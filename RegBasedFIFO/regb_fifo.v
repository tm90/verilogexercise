==> flow/design.v <==
module regb_fifo #(parameter N=5, parameter WIDTH=8)
(input wire clk,
input wire res_n,
input wire[WIDTH-1:0] wdata,
input wire shift_in,
input wire shift_out,
output wire[WIDTH-1:0] rdata,
output wire empty,
output wire full);
wire [WIDTH-1:0] unit_out[N:0], unit_so[N:0];
wire [N:0] unit_empty_n_reg_out, unit_empty_n_reg_before_in, unit_empty_n_reg_next_in;
generate
  genvar i;
  for(i=0; i<N; i=i+1)
    begin: fifo
      regb_fifo_unit #(.WIDTH(WIDTH)) regb_fifo_unit_I(.clk(clk), .res_n(res_n),
		.si(wdata), .so(unit_so[i]), .shift_out(shift_out),
		.empty_n_reg_next(unit_empty_n_reg_next_in[i]),
      .empty_n_reg_before(unit_empty_n_reg_before_in[i]),
		.shift_in(shift_in), .out(unit_out[i]),
      .out_empty_n_reg(unit_empty_n_reg_out[i]));
      assign unit_so[i+1] = unit_out[i];
      assign unit_empty_n_reg_before_in[i+1] = unit_empty_n_reg_out[i];
      assign unit_empty_n_reg_next_in[i] = unit_empty_n_reg_out[i+1];
    end
  assign unit_so[0] = {WIDTH{1'b0}};
  assign rdata = unit_out[N-1];
  assign unit_empty_n_reg_before_in[0] = 1'b0;
  assign empty = ~unit_empty_n_reg_out[N-1];
  assign unit_empty_n_reg_next_in[N-1] = 1'b1;
  assign full = unit_empty_n_reg_out[0];
endgenerate
endmodule 
module regb_fifo_unit
#(
    parameter WIDTH = 8
)
(
    input clk,
    input res_n,
    input[WIDTH-1:0] si,
    input[WIDTH-1:0] so,
    input shift_out,
    input empty_n_reg_next,
    input empty_n_reg_before,
    input shift_in,
    output reg[WIDTH-1:0] out,
    output reg out_empty_n_reg
);
	wire empty, enable;
	reg [1:0] select;
	assign empty = empty_n_reg_before | (~shift_out & empty_n_reg_next);
	assign enable = (empty_n_reg_before | ~empty_n_reg_next | shift_in | shift_out) &
	(empty_n_reg_before | ~empty_n_reg_next | ~shift_in | ~shift_out);
    always @(posedge clk, negedge res_n)
    begin
        if(res_n == 0)
		  begin
		      out_empty_n_reg <= 0;
		  end
		  else
		  begin
		     if(enable == 1)
			  begin
			      out_empty_n_reg <= empty;
			  end
		  end
    end
	 always @(*)
	 begin
	     case({shift_in,shift_out})
            2'b00: select <= 2'b00;
				2'b01: select <= 2'b01;
				2'b10:
				begin
					 if(out_empty_n_reg == 1)
					 begin
					     select <= 2'b00;	  
					 end
					 else
					 begin
					     select <= 2'b10;
					 end
		      end
				2'b11:
				begin
				    if(empty_n_reg_before == 1)
					 begin
					     select <= 2'b01;
					 end
					 else
					 begin
					     select <= 2'b10;
				    end
			   end
		  endcase
    end
    always @(posedge clk, negedge res_n)    
    begin
        if(res_n == 0)
        begin
            out <=  {WIDTH{1'b0}};
        end
        else
        begin
            case (select)
                0: out <= out; 
                1: out <= so;
                2: out <= si;
                default: out <= out;
            endcase
        end    
    end
endmodule
== Step by step through the tools: regb_fifo ==
The steps from the RTL of regb_fifo to its reports follow in flow order.
Lines are those of the file above, counted from 1.
Library cell names are shortened.
Not given: n/a

* Top module: regb_fifo
* Clock: clk
* Library: sky130hd
* Corner: tt_025C_1v80

== Word-level counts ==
Yosys after proc, flatten, opt, wreduce and memory -nomap, before mapping. Print and check cells are not counted. Equal cells are merged and count once.

* Elaborated cells: 90
* Register bits after elaboration: 45
* Output and inout port bits: 10
* Bits of input ports: 12

* Equality and inequality tests: 13
* Muxes and demuxes: 19
* Bitwise operators: 42
* Reductions and logical operators: 6

{| class="wikitable"
|+ Operator list
! cell !! count
|-
| 8-bit case mux with 2-bit select || 5
|-
| 2-bit case mux with 4-bit select || 5
|-
| 1-bit bitwise OR || 27
|-
| 2-bit two-way mux || 9
|-
| 2-bit equality test (second input constant) || 7
|-
| 2-bit by 1-bit equality test with 1-bit output (second input constant) || 6
|-
| 2-bit nonzero test || 5
|-
| 1-bit AND || 9
|-
| 1-bit NOT || 6
|-
| 2-bit logical NOT || 1
|}

== Longest topological paths ==
Depth = most cells in a row (Yosys ltp): at word level without a register or memory, in the mapped netlist without a sequential cell, where the memories' decode and read muxes count.

* Word-level depth: 5
* ABC_AREA: 0
* Gate-level depth with buffers: 7
* Gate-level depth less buffers: 5

== After synthesis ==
Source: synth_stat.txt of the flow (Yosys; design flattened, memories mapped). It holds for the ABC_AREA given above (unset counts as 0); a run with the other value may have another netlist.
The area totals of this step are shown rounded.

* Mapped area: 0.002084 sq mm
* Buffers: 10
* Flip-flop cells: 45
* Cell count: 194

{| class="wikitable"
|+ Cells by type
! cell !! count !! area in all (sq um)
|-
| dfrtp_1 || 45 || 1,126.08
|-
| mux2i_1 || 32 || 320.307
|-
| o21ai_0 || 37 || 185.178
|-
| nand2_1 || 33 || 123.869
|-
| a22o_1 || 8 || 70.067
|-
| ha_1 || 4 || 50.048
|-
| buf_2 || 6 || 30.029
|-
| a211oi_1 || 3 || 22.522
|-
| nor2b_1 || 3 || 18.768
|-
| a21oi_2 || 2 || 17.517
|-
| a21o_1 || 2 || 15.014
|-
| clkbuf_1 || 4 || 15.014
|-
| and2_1 || 2 || 12.512
|-
| nand2b_1 || 2 || 12.512
|-
| inv_1 || 3 || 11.261
|-
| maj3_1 || 1 || 10.01
|-
| nand3_1 || 2 || 10.01
|-
| o211a_1 || 1 || 10.01
|}

Not listed: further types 4, cells in them 4.
The figures by module come from a second, unflattened synthesis with its own total; it is not the netlist above.

* Cells (unflattened synthesis): 218
* Area total of the unflattened synthesis: 0.002238 sq mm

Each row is one instance without its submodules.

{| class="wikitable"
|+ Modules
! module !! area (sq mm) !! cells !! instances !! sequential area (sq mm)
|-
| regb_fifo_unit #(WIDTH=8) || 0.0004454 || 43 || 5 || 0.0002252
|-
| regb_fifo || 0.0000113 || 3 || 1 || 0
|}

== Path before layout ==
Source: OpenSTA report_checks on the synthesized netlist (no wires, ideal clock, input and output delay 20% of the period each), path of least setup slack; recovery checks are left aside. Register names are those of the netlist, which keeps one name where synthesis merged equal registers.

* Path type: input -> register
* From: input shift_in
* To: register fifo[2].regb_fifo_unit_I.out[0]
* Library setup time: 0.136 ns
* Path slack: 0.053 ns
* Buffers on the path: 2
* Input delay: 0.330 ns
* Arrival time: 1.461 ns
* Delay of the path: 1.267 ns
* Time at the first pin: 0.330 ns
* Clock period: 1.65 ns
* Driving pins on the path: 6
* Period reached after synthesis: 1.597 ns

"delay of the path" is the arrival time less input delay plus setup time.
"driving pins on the path": output pins that drive a net of the path, with the launching flip-flop's if there is one; two outputs of one cell count as two.
"period reached after synthesis" is the clock period less the worst setup slack; recovery checks do not enter. This is arithmetic on one report: input and output delays are still those of the set period (20% each).
The rows between start and end are the longest chain of elaborated cells between them; the timing report does not say that the signal goes this way. Where chains are equally long, one stands for them.
Each line given opens the expression or statement behind the cell; cells for indexed reads and writes are added by Yosys, which also makes memories of some case tables.
A register here has more assigning lines than the two given.

* Cells stage by stage: buf_2 inv_1 o21ai_0 ha_1 clkbuf_1 o21ai_0
* Cells in the longest elaborated chain: 4
* Elaborated cells between the ends (all ways): 9
* RTL lines with such cells: 2

{| class="wikitable"
|+ Ends and longest elaborated chain, post-synthesis
! element !! line !! text
|-
| start, declared || 5 || <nowiki>input wire shift_in,</nowiki>
|-
| 2-bit equality test || 71 || <nowiki>case({shift_in,shift_out})</nowiki>
|-
| 2-bit case mux with 4-bit select || 71 ||
|-
| 2-bit equality test || 106 || <nowiki>case (select)</nowiki>
|-
| 8-bit case mux with 2-bit select || 106 ||
|-
| end, assigned || 107 || <nowiki>0: out <= out;</nowiki>
|-
| end, assigned || 108 || <nowiki>1: out <= so;</nowiki>
|-
| end, declared || 47 || <nowiki>output reg[WIDTH-1:0] out,</nowiki>
|}

== Timing after layout ==
Path of least setup slack in the final report of flow run 1 (OpenROAD, finished layout, wires in). Where an end is a register, its clock arrival counts in the times.

* Path type: input -> register
* From: input shift_in
* To: register fifo[4].regb_fifo_unit_I.out[6]
* Library setup time: 0.12 ns
* Buffers on the path: 1
* Driving pins on the path: 6
* Time at the first pin: 0.41 ns
* Arrival time: 1.96 ns
* Input delay: 0.41 ns
* Clock period: 2.04 ns
* Path slack: 0.26 ns

The rows between start and end are the longest chain of elaborated cells between them; the timing report does not say that the signal goes this way. Where chains are equally long, one stands for them.
A register here has more assigning lines than the two given.

* Cells stage by stage: clkdlybuf4s50_1 inv_1 o21ai_0 ha_1 mux2i_1 o21ai_0
* Cells in the longest elaborated chain: 4
* Elaborated cells between the ends (all ways): 9
* RTL lines with such cells: 2

{| class="wikitable"
|+ Ends and longest elaborated chain, post-layout
! element !! line !! text
|-
| start, declared || 5 || <nowiki>input wire shift_in,</nowiki>
|-
| 2-bit equality test || 71 || <nowiki>case({shift_in,shift_out})</nowiki>
|-
| 2-bit case mux with 4-bit select || 71 ||
|-
| 2-bit equality test || 106 || <nowiki>case (select)</nowiki>
|-
| 8-bit case mux with 2-bit select || 106 ||
|-
| end, assigned || 107 || <nowiki>0: out <= out;</nowiki>
|-
| end, assigned || 108 || <nowiki>1: out <= so;</nowiki>
|-
| end, declared || 47 || <nowiki>output reg[WIDTH-1:0] out,</nowiki>
|}

FLOW RESULTS
============

Measured results for regb_fifo: 2 stored runs of the Yosys and OpenROAD flow on sky130hd. The settings differ; the order carries no meaning. The constraints put input and output delay at 20% of the set period each and load the outputs with 0.01 pF.
"period reached" = clock period - worst setup slack. The figure is calculated, with input and output delays left at 20% of the set period.
"time of the worst setup path": the worst setup path's part of the clock period (all of it between registers, 20% less for each end at a port) less its slack. A launch clock that arrives late makes it longer, a capture clock that arrives late makes it shorter.
By "total power of the final layout" is meant OpenSTA's value without simulated activity: inputs other than the clock are taken to toggle once in ten clock periods, and the tool carries that through the logic.
Measured values are rounded.

=== Flow run 1 ===
{| class="wikitable"
! Setting !! Value
|-
| period_ns || 2.04
|-
| CORE_UTILIZATION || 48
|-
| SETUP_SLACK_MARGIN || 0.12
|-
| PLACE_DENSITY || 0.75
|-
| CELL_PAD_IN_SITES_DETAIL_PLACEMENT || 0
|-
| ABC_AREA || 0
|-
| GPL_ROUTABILITY_DRIVEN || 0
|-
| CTS_CLUSTER_DIAMETER || 65
|-
| CAP_MARGIN || 20
|-
| CORE_MARGIN || 2
|-
| SLEW_MARGIN || 20
|-
! Result !! Value
|-
| Yosys chip area after synthesis || 0.002084 sq mm
|-
| Worst setup slack after layout || 0.263 ns
|-
| Post-layout utilization || 62.2 %
|-
| Overall die area || 0.004886 sq mm
|-
| Time of the worst setup path || 1.37 ns
|-
| Kind of the worst setup path || input -> register
|-
| Period reached || 1.777 ns
|-
| Summed negative setup slack || 0.000 ns
|-
| Total power of the final layout || 2,692 µW
|-
| Std-cell area (final layout) || 0.002541 sq mm
|}

=== Flow run 2 ===
{| class="wikitable"
! Setting !! Value
|-
| period_ns || 1.62
|-
| CORE_UTILIZATION || 15
|-
| SETUP_SLACK_MARGIN || 0.09
|-
| PLACE_DENSITY_LB_ADDON || 0.0
|-
| CELL_PAD_IN_SITES_GLOBAL_PLACEMENT || 0
|-
| CTS_CLUSTER_DIAMETER || 387
|-
| CAP_MARGIN || 35
|-
| SLEW_MARGIN || 5
|-
| MIN_ROUTING_LAYER || met2
|-
| MAX_ROUTING_LAYER || met4
|-
| CORE_MARGIN || 2
|-
! Result !! Value
|-
| Yosys chip area after synthesis || 0.002084 sq mm
|-
| Worst setup slack after layout || 0.144 ns
|-
| Post-layout utilization || 21.4 %
|-
| Overall die area || 0.01486 sq mm
|-
| Time of the worst setup path || 1.15 ns
|-
| Kind of the worst setup path || register -> output
|-
| Period reached || 1.476 ns
|-
| Summed negative setup slack || 0.000 ns
|-
| Total power of the final layout || 4,139 µW
|-
| Std-cell area (final layout) || 0.002932 sq mm
|}
